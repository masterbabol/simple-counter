==> flow/design.v <==
`timescale 1ns/1ps
module axi4l_sif
#
(
    parameter axi4l__addr_width   = 64    ,
    parameter axi4l__data_width   = 32
)
(
    sys__clk             ,
    sys__srstn           ,
    axi4l__s_awaddr      ,
    axi4l__s_awprot      ,
    axi4l__s_awvalid     ,
    axi4l__s_awready     ,
    axi4l__s_wdata       ,
    axi4l__s_wstrb       ,
    axi4l__s_wvalid      ,
    axi4l__s_wready      ,
    axi4l__s_bresp       ,
    axi4l__s_bvalid      ,
    axi4l__s_bready      ,
    axi4l__s_araddr      ,
    axi4l__s_arprot      ,
    axi4l__s_arvalid     ,
    axi4l__s_arready     ,
    axi4l__s_rdata       ,
    axi4l__s_rresp       ,
    axi4l__s_rvalid      ,
    axi4l__s_rready      ,
    acc__waddr           ,
    acc__wdata           ,
    acc__wstrb           ,
    acc__wvalid          ,
    acc__wready          ,
    acc__raddr           ,
    acc__rdata           ,
    acc__rvalid          ,
    acc__rready
);
    input                                   sys__clk            ;
    input                                   sys__srstn          ;
    input   [axi4l__addr_width - 1:0]       axi4l__s_awaddr     ;
    input   [2:0]                           axi4l__s_awprot     ;
    input                                   axi4l__s_awvalid    ;
    output                                  axi4l__s_awready    ;
    input   [axi4l__data_width - 1:0]       axi4l__s_wdata      ;
    input   [axi4l__data_width / 8 - 1:0]   axi4l__s_wstrb      ;
    input                                   axi4l__s_wvalid     ;
    output                                  axi4l__s_wready     ;
    output  [1:0]                           axi4l__s_bresp      ;
    output                                  axi4l__s_bvalid     ;
    input                                   axi4l__s_bready     ;
    input   [axi4l__addr_width - 1:0]       axi4l__s_araddr     ;
    input   [2:0]                           axi4l__s_arprot     ;
    input                                   axi4l__s_arvalid    ;
    output                                  axi4l__s_arready    ;
    output  [axi4l__data_width - 1:0]       axi4l__s_rdata      ;
    output  [1:0]                           axi4l__s_rresp      ;
    output                                  axi4l__s_rvalid     ;
    input                                   axi4l__s_rready     ;
    output  [axi4l__addr_width - 1:0]       acc__waddr          ;
    output  [axi4l__data_width - 1:0]       acc__wdata          ;
    output  [axi4l__data_width / 8 - 1:0]   acc__wstrb          ;
    output                                  acc__wvalid         ;
    input                                   acc__wready         ;
    output  [axi4l__addr_width - 1:0]       acc__raddr          ;
    input   [axi4l__data_width - 1:0]       acc__rdata          ;
    output                                  acc__rvalid         ;
    input                                   acc__rready         ;
    reg     [axi4l__addr_width - 1:0]       r_reged_waddr       ;
    reg     [axi4l__data_width - 1:0]       r_reged_wdata       ;
    reg     [axi4l__data_width / 8 - 1:0]   r_reged_wstrb       ;
    localparam state_wch_req        = 0;
    localparam state_wch_resp       = 1;
    localparam state_wch_idle       = 2;
    reg [state_wch_idle:0]  r_wch_cur_state     ;
    reg [state_wch_idle:0]  r_wch_next_state    ;
    always @ (posedge sys__clk)
        if (!sys__srstn)
        begin
            r_wch_cur_state <= 'b0;
            r_wch_cur_state[state_wch_idle] <= 1'b1;
        end
        else
            r_wch_cur_state <= r_wch_next_state;
    wire    w_s_wch_accept;
    assign  w_s_wch_accept = axi4l__s_awvalid && axi4l__s_wvalid;
    always @ (*)
    begin
        r_wch_next_state = 'b0;
        case (1'b1)
        r_wch_cur_state[state_wch_idle]:
            if (w_s_wch_accept)
                r_wch_next_state[state_wch_req] = 1'b1;
            else
                r_wch_next_state[state_wch_idle] = 1'b1;
        r_wch_cur_state[state_wch_req]:
            if (acc__wready)
                r_wch_next_state[state_wch_resp] = 1'b1;
            else
                r_wch_next_state[state_wch_req] = 1'b1;
        r_wch_cur_state[state_wch_resp]:
            if (axi4l__s_bready)
                r_wch_next_state[state_wch_idle] = 1'b1;
            else
                r_wch_next_state[state_wch_resp] = 1'b1;
        default:
            r_wch_next_state[state_wch_idle] = 1'b1;
        endcase
    end
    assign axi4l__s_awready  = (r_wch_cur_state[state_wch_idle] == 1'b1) && w_s_wch_accept;
    assign axi4l__s_wready   = (r_wch_cur_state[state_wch_idle] == 1'b1) && w_s_wch_accept;
    assign acc__wvalid       = (r_wch_cur_state[state_wch_req] == 1'b1);
    assign axi4l__s_bvalid   = (r_wch_cur_state[state_wch_resp] == 1'b1);
    assign axi4l__s_bresp    = 2'b00;
    always @ (posedge sys__clk)
        if (!sys__srstn)
            r_reged_waddr <= 'b0;
        else
            if (axi4l__s_awvalid && axi4l__s_awready)
                r_reged_waddr <= axi4l__s_awaddr;
    assign acc__waddr = r_reged_waddr;
    always @ (posedge sys__clk)
        if (!sys__srstn)
        begin
            r_reged_wdata <= 'b0;
            r_reged_wstrb <= 'b0;
        end
        else
            if (axi4l__s_wvalid && axi4l__s_wready)
            begin
                r_reged_wdata <= axi4l__s_wdata;
                r_reged_wstrb <= axi4l__s_wstrb;
            end
    assign acc__wdata = r_reged_wdata;
    assign acc__wstrb = r_reged_wstrb;
    reg     [axi4l__addr_width - 1:0]        r_reged_raddr       ;
    reg     [axi4l__data_width - 1:0]        r_reged_rdata       ;
    localparam state_rch_req        = 0;
    localparam state_rch_resp       = 1;
    localparam state_rch_idle       = 2;
    reg [state_rch_idle:0]  r_rch_cur_state     ;
    reg [state_rch_idle:0]  r_rch_next_state    ;
    always @ (posedge sys__clk)
        if (!sys__srstn)
        begin
            r_rch_cur_state <= 'b0;
            r_rch_cur_state[state_rch_idle] <= 1'b1;
        end
        else
            r_rch_cur_state <= r_rch_next_state;
    always @ (*)
    begin
        r_rch_next_state = 'b0;
        case (1'b1)
        r_rch_cur_state[state_rch_idle]:
            if (axi4l__s_arvalid)
                r_rch_next_state[state_rch_req] = 1'b1;
            else
                r_rch_next_state[state_rch_idle] = 1'b1;
        r_rch_cur_state[state_rch_req]:
            if (acc__rready)
                r_rch_next_state[state_rch_resp] = 1'b1;
            else
                r_rch_next_state[state_rch_req] = 1'b1;
        r_rch_cur_state[state_rch_resp]:
            if (axi4l__s_rready)
                r_rch_next_state[state_rch_idle] = 1'b1;
            else
                r_rch_next_state[state_rch_resp] = 1'b1;
        default:
            r_rch_next_state[state_rch_idle] = 1'b1;
        endcase
    end
    assign axi4l__s_arready  = (r_rch_cur_state[state_rch_idle] == 1'b1);
    assign acc__rvalid       = (r_rch_cur_state[state_rch_req] == 1'b1);
    assign axi4l__s_rvalid   = (r_rch_cur_state[state_rch_resp] == 1'b1);
    assign axi4l__s_rresp    = 2'b00;
    always @ (posedge sys__clk)
        if (!sys__srstn)
            r_reged_raddr <= 'b0;
        else
            if (axi4l__s_arvalid && axi4l__s_arready)
                r_reged_raddr <= axi4l__s_araddr;
    assign acc__raddr = r_reged_raddr;
    always @ (posedge sys__clk)
        if (!sys__srstn)
            r_reged_rdata <= 'b0;
        else
            if (acc__rvalid && acc__rready)
                r_reged_rdata <= acc__rdata;
    assign axi4l__s_rdata = r_reged_rdata;
endmodule
`timescale 1ns/1ps
module simple_counter
#
(
    parameter integer axi_addr_width    = 32,
    parameter integer p_axi_data_width  = 128
)
(
    clk                 ,
    srstn               ,
    enable              ,
    s_axi_ctl_awaddr    ,
    s_axi_ctl_awvalid   ,
    s_axi_ctl_awready   ,
    s_axi_ctl_wdata     ,
    s_axi_ctl_wstrb     ,
    s_axi_ctl_wvalid    ,
    s_axi_ctl_wready    ,
    s_axi_ctl_bresp     ,
    s_axi_ctl_bvalid    ,
    s_axi_ctl_bready    ,
    s_axi_ctl_araddr    ,
    s_axi_ctl_arvalid   ,
    s_axi_ctl_arready   ,
    s_axi_ctl_rdata     ,
    s_axi_ctl_rvalid    ,
    s_axi_ctl_rready    ,
    s_axi_ctl_rresp     ,
    p_axi_wvalid        ,
    p_axi_wready        ,
    p_axi_wstrb
);
    input                               clk                 ;
    input                               srstn               ;
    input                               enable              ;
    input   [axi_addr_width - 1:0]      s_axi_ctl_awaddr    ;
    input                               s_axi_ctl_awvalid   ;
    output                              s_axi_ctl_awready   ;
    input   [32 - 1:0]                  s_axi_ctl_wdata     ;
    input   [32/8 - 1:0]                s_axi_ctl_wstrb     ;
    input                               s_axi_ctl_wvalid    ;
    output                              s_axi_ctl_wready    ;
    output  [1:0]                       s_axi_ctl_bresp     ;
    output                              s_axi_ctl_bvalid    ;
    input                               s_axi_ctl_bready    ;
    input   [axi_addr_width - 1:0]      s_axi_ctl_araddr    ;
    input                               s_axi_ctl_arvalid   ;
    output                              s_axi_ctl_arready   ;
    output  [32 - 1:0]                  s_axi_ctl_rdata     ;
    output                              s_axi_ctl_rvalid    ;
    input                               s_axi_ctl_rready    ;
    output  [1:0]                       s_axi_ctl_rresp     ;
    input                               p_axi_wvalid        ;
    input                               p_axi_wready        ;
    input   [p_axi_data_width/8 - 1:0]  p_axi_wstrb         ;
    wire    [axi_addr_width - 1:0]      w_ctl_waddr         ;
    wire    [32 - 1:0]                  w_ctl_wdata         ;
    wire    [32/8 - 1:0]                w_ctl_wstrb         ;
    wire                                w_ctl_wvalid        ;
    wire                                w_ctl_wready        ;
    wire    [axi_addr_width - 1:0]      w_ctl_raddr         ;
    wire    [32 - 1:0]                  w_ctl_rdata         ;
    wire                                w_ctl_rvalid        ;
    wire                                w_ctl_rready        ;
    axi4l_sif
    #
    (
        .axi4l__addr_width  (axi_addr_width     ),
        .axi4l__data_width  (32                 )
    )
    inst_axi4l_sif_ctl
    (
        .sys__clk           (clk                ),
        .sys__srstn         (srstn              ),
        .axi4l__s_awaddr    (s_axi_ctl_awaddr   ),
        .axi4l__s_awprot    (                   ),
        .axi4l__s_awvalid   (s_axi_ctl_awvalid  ),
        .axi4l__s_awready   (s_axi_ctl_awready  ),
        .axi4l__s_wdata     (s_axi_ctl_wdata    ),
        .axi4l__s_wstrb     (s_axi_ctl_wstrb    ),
        .axi4l__s_wvalid    (s_axi_ctl_wvalid   ),
        .axi4l__s_wready    (s_axi_ctl_wready   ),
        .axi4l__s_bresp     (s_axi_ctl_bresp    ),
        .axi4l__s_bvalid    (s_axi_ctl_bvalid   ),
        .axi4l__s_bready    (s_axi_ctl_bready   ),
        .axi4l__s_araddr    (s_axi_ctl_araddr   ),
        .axi4l__s_arprot    (                   ),
        .axi4l__s_arvalid   (s_axi_ctl_arvalid  ),
        .axi4l__s_arready   (s_axi_ctl_arready  ),
        .axi4l__s_rdata     (s_axi_ctl_rdata    ),
        .axi4l__s_rresp     (s_axi_ctl_rresp    ),
        .axi4l__s_rvalid    (s_axi_ctl_rvalid   ),
        .axi4l__s_rready    (s_axi_ctl_rready   ),
        .acc__waddr         (w_ctl_waddr        ),
        .acc__wdata         (w_ctl_wdata        ),
        .acc__wstrb         (w_ctl_wstrb        ),
        .acc__wvalid        (w_ctl_wvalid       ),
        .acc__wready        (w_ctl_wready       ),
        .acc__raddr         (w_ctl_raddr        ),
        .acc__rdata         (w_ctl_rdata        ),
        .acc__rvalid        (w_ctl_rvalid       ),
        .acc__rready        (w_ctl_rready       )
    );
    integer i;
    reg [$clog2(p_axi_data_width/8):0] r_wdata_bytes;
    reg [31:0] r_counter;
    assign w_ctl_wready = 1'b1;
    assign w_ctl_rready = 1'b1;
    assign w_ctl_rdata = r_counter;
    generate
        always @ (*)
        begin
            r_wdata_bytes = 'b0;
            for (i = 0; i < p_axi_data_width/8; i = i + 1)
            begin: w_wdata_bytes
                r_wdata_bytes = r_wdata_bytes + p_axi_wstrb[i];
            end
        end
    endgenerate
    always @ (posedge clk)
        if (!srstn || !enable)
            r_counter <= 'b0;
        else
            if (p_axi_wvalid && p_axi_wready)
                r_counter <= r_counter + r_wdata_bytes;
endmodule
# Step by step through the tools: simple_counter
# Tool output for the design above, in the order of the flow.
# Lines are those of the file above, counted from 1.
# Operators: Yosys type, input widths -> output width; for muxes data width and select width s.
# Library cell names are shortened.
# A cell with n/a has no value.
# setup
top_module	simple_counter
clock	clk
library	sky130hd
pvt_corner	tt_025C_1v80

# After elaboration
# Source: Yosys, flattened and elaborated, memories not mapped. Widths are those after wreduce. Registers that Yosys merges into a memory's read port (data or address) are not register bits. Print and check cells do not count. Equal cells are merged and count once.
# classes
add_sub_neg	16
n_reduce_logical	10
mux	18
n_logic	1
# ops
cell	count
$add 5x1->5	11
$add 32x5->32	1
$mux 1	18
$add 4x1->5	1
$reduce_and 2->1	2
$reduce_or 2->1	2
$add 3x1->4	1
$logic_and 1x1->1	3
$add 2x1->3	1
$add 1x1->2	1
$logic_not 1->1	2
$logic_or 1x1->1	1
$not 1->1	1
# bits
reg_bits	70
word_cells	53
input_bits	126
output_inout_bits	41

# Depth
# Depth = most cells in a row (Yosys ltp): at word level without a register or memory, in the mapped netlist without a sequential cell, where the memories' decode and read muxes count.
# logic_depth
ltp_word	16
abc_area	0
mapped_depth	15
ltp_nobuf	14

# Netlist
# The flow's flattened synthesis, as Yosys stat reports it; memories are mapped. The netlist is that of the ABC_AREA named above (0 if unset); the other value can give another one.
# synth_totals
seqArea_mm2	0.0014013
buffers	22
stdcells	354
ff_cells	70
area_mm2	0.0034846
# by_type
cell_type	count	type_area_um2
dfxtp_1	70	1.4E+03
mux2i_1	32	320.307
fa_1	12	240.23
xnor2_1	26	227.718
nor2b_1	34	212.704
a2111oi_2	11	165.158
inv_1	30	112.608
nor2_1	29	108.854
ha_1	8	100.096
a21oi_1	12	60.058
a211oi_1	7	52.55
buf_4	6	45.043
nand4_1	7	43.792
clkbuf_1	11	41.29
nand2_1	11	41.29
nand3_1	8	40.038
and4_1	3	26.275
and3_1	4	25.024
# Not listed: further types 18, cells in them 33.
# By module: a second synthesis without flattening, with its own total; a netlist apart from the flattened one above.
# hier_totals
cells_unflattened	838
hier_area_mm2	0.0071143
# Each row is one instance without its submodules.
# modules
mod	mod_area_mm2	cells	n_inst	seq_area_mm2
axi4l_sif	0.0051562	615	1	0.0027626
simple_counter	0.0019581	223	1	0.0006406

# Path before layout
# Source: OpenSTA report_checks on the synthesized netlist (no wires, ideal clock, input and output delay 20% of the period each), path of least setup slack; recovery checks are left aside. Register names are those of the netlist, which keeps one name where synthesis merged equal registers.
# synth_path
path_type	input-to-reg
from	input p_axi_wstrb[0]
to	register r_counter[16]
setup_ns	0.128
path_buffers	1
stages	13
t_first_pin_ns	1.230
t_required_ns	6.022
input_delay_ns	1.230
arrival_time_ns	5.166
delay_ns	4.064
clock_period_ns	6.15
slack_ns	0.856
period_less_setup_slack_ns	5.294
# "delay_ns" = arrival - input delay + setup time.
# "stages": output pins that drive a net of the path, with the launching flip-flop's if there is one; two outputs of one cell count as two.
# "period_less_setup_slack_ns" = period - worst setup slack (recovery checks aside). The figure is calculated, with input and output delays left at 20% of the set period.
# Between the ends stands the longest chain of elaborated cells between them, by number of cells; it is not shown to be the way that was timed. Of several equally long chains one is given.
# A line is the first line of the expression or statement that the cell stems from. Yosys adds cells for indexed reads and writes and turns some case tables into memories.
# synth_via
path_cell_list	fa_1 -> inv_1 -> fa_1 -> fa_1 -> fa_1 -> fa_1 -> fa_1 -> and2b_1 -> o211ai_1 -> buf_2 -> a2111oi_0 -> xnor2_1 -> nor2_1
elab_chain_len	16
cone_cells	16
cone_lines	2
classes_between	add/sub: 16
# synth_rtl
element	line_no	rtl
start, declared	248	input   [p_axi_data_width/8 - 1:0]  p_axi_wstrb         ;
$add 1x1->2	309	r_wdata_bytes = r_wdata_bytes + p_axi_wstrb[i];
$add 2x1->3	309
$add 3x1->4	309
$add 4x1->5	309
$add 5x1->5 (11 in a row)	309
$add 32x5->32	318	r_counter <= r_counter + r_wdata_bytes;
end, assigned	315	r_counter <= 'b0;
end, assigned	318
end, declared	299	reg [31:0] r_counter;

# Timing after layout
# From the final timing report of run 1: the path of least setup slack in the routed layout; clock arrival at registers is part of the times.
# layout_path
path_type	input-to-reg
from	input p_axi_wstrb[15]
to	register r_counter[28]
arrival_time_ns	4.87
t_required_ns	3.46
stages	13
slack_ns	-1.41
clock_period_ns	3.2
setup_ns	0.07
t_first_pin_ns	0.64
input_delay_ns	0.64
path_buffers	1
# Between the ends stands the longest chain of elaborated cells between them, by number of cells; it is not shown to be the way that was timed. Of several equally long chains one is given.
# layout_via
path_cell_list	buf_6 -> fa_1 -> inv_1 -> fa_1 -> fa_1 -> fa_1 -> fa_2 -> fa_2 -> and2b_1 -> o211ai_1 -> a2111o_1 -> or3_1 -> a21oi_2
elab_chain_len	2
cone_cells	2
cone_lines	2
classes_between	add/sub: 2
# layout_rtl
element	line_no	rtl
start, declared	248	input   [p_axi_data_width/8 - 1:0]  p_axi_wstrb         ;
$add 5x1->5	309	r_wdata_bytes = r_wdata_bytes + p_axi_wstrb[i];
$add 32x5->32	318	r_counter <= r_counter + r_wdata_bytes;
end, assigned	315	r_counter <= 'b0;
end, assigned	318
end, declared	299	reg [31:0] r_counter;

# Settings and measured results of 2 stored flow runs for module simple_counter (sky130hd), not sorted in any way. The constraints put input and output delay at 20% of the set period each and load the outputs with 0.01 pF.
# "clock_period_reached_ns" is the run's clock period less its worst setup slack. It is reckoned from that one timing run; input and output delays stay at 20% of the period that was set.
# By "worst_path_ns" is meant the share of the clock period that the worst setup path is allowed (20% is reserved at inputs, 20% at outputs), minus its slack. Clock arrival times at its registers enter into it.
# By "total_power_w" is meant OpenSTA's value without simulated activity: inputs other than the clock are taken to toggle once in ten clock periods, and the tool carries that through the logic.
# Among the settings, n/a means not set for that run.
run name	period_ns	CORE_UTILIZATION	SETUP_SLACK_MARGIN	CELL_PAD_IN_SITES_DETAIL_PLACEMENT	TNS_END_PERCENT	GPL_ROUTABILITY_DRIVEN	CAP_MARGIN	CORE_MARGIN	SLEW_MARGIN	HOLD_SLACK_MARGIN	ABC_AREA	CTS_CLUSTER_DIAMETER	MAX_ROUTING_LAYER	finish.stdcell_area_mm2	utilization_frac	worst_path_ns	path_kind	total_power_w	setupTns_ns	fin_ws_ns	total_die_area_mm2	clock_period_reached_ns	hold_worst_slack_ns	post_synth_area_mm2
run 1	3.2	19	0.88	1	15	1	20	2	20	n/a	n/a	n/a	n/a	0.0051124	0.285	3.97	input-to-reg	0.002743	-32.823	-1.408	0.0194393	4.608	0.431	0.0034846
run 2	7.46	21	1.86	2	n/a	n/a	15	10	40	-0.07	1	78	met4	0.0047283	0.285	3.91	input-to-reg	0.00108	0.000	2.058	0.022476	5.402	0.450	0.0035446
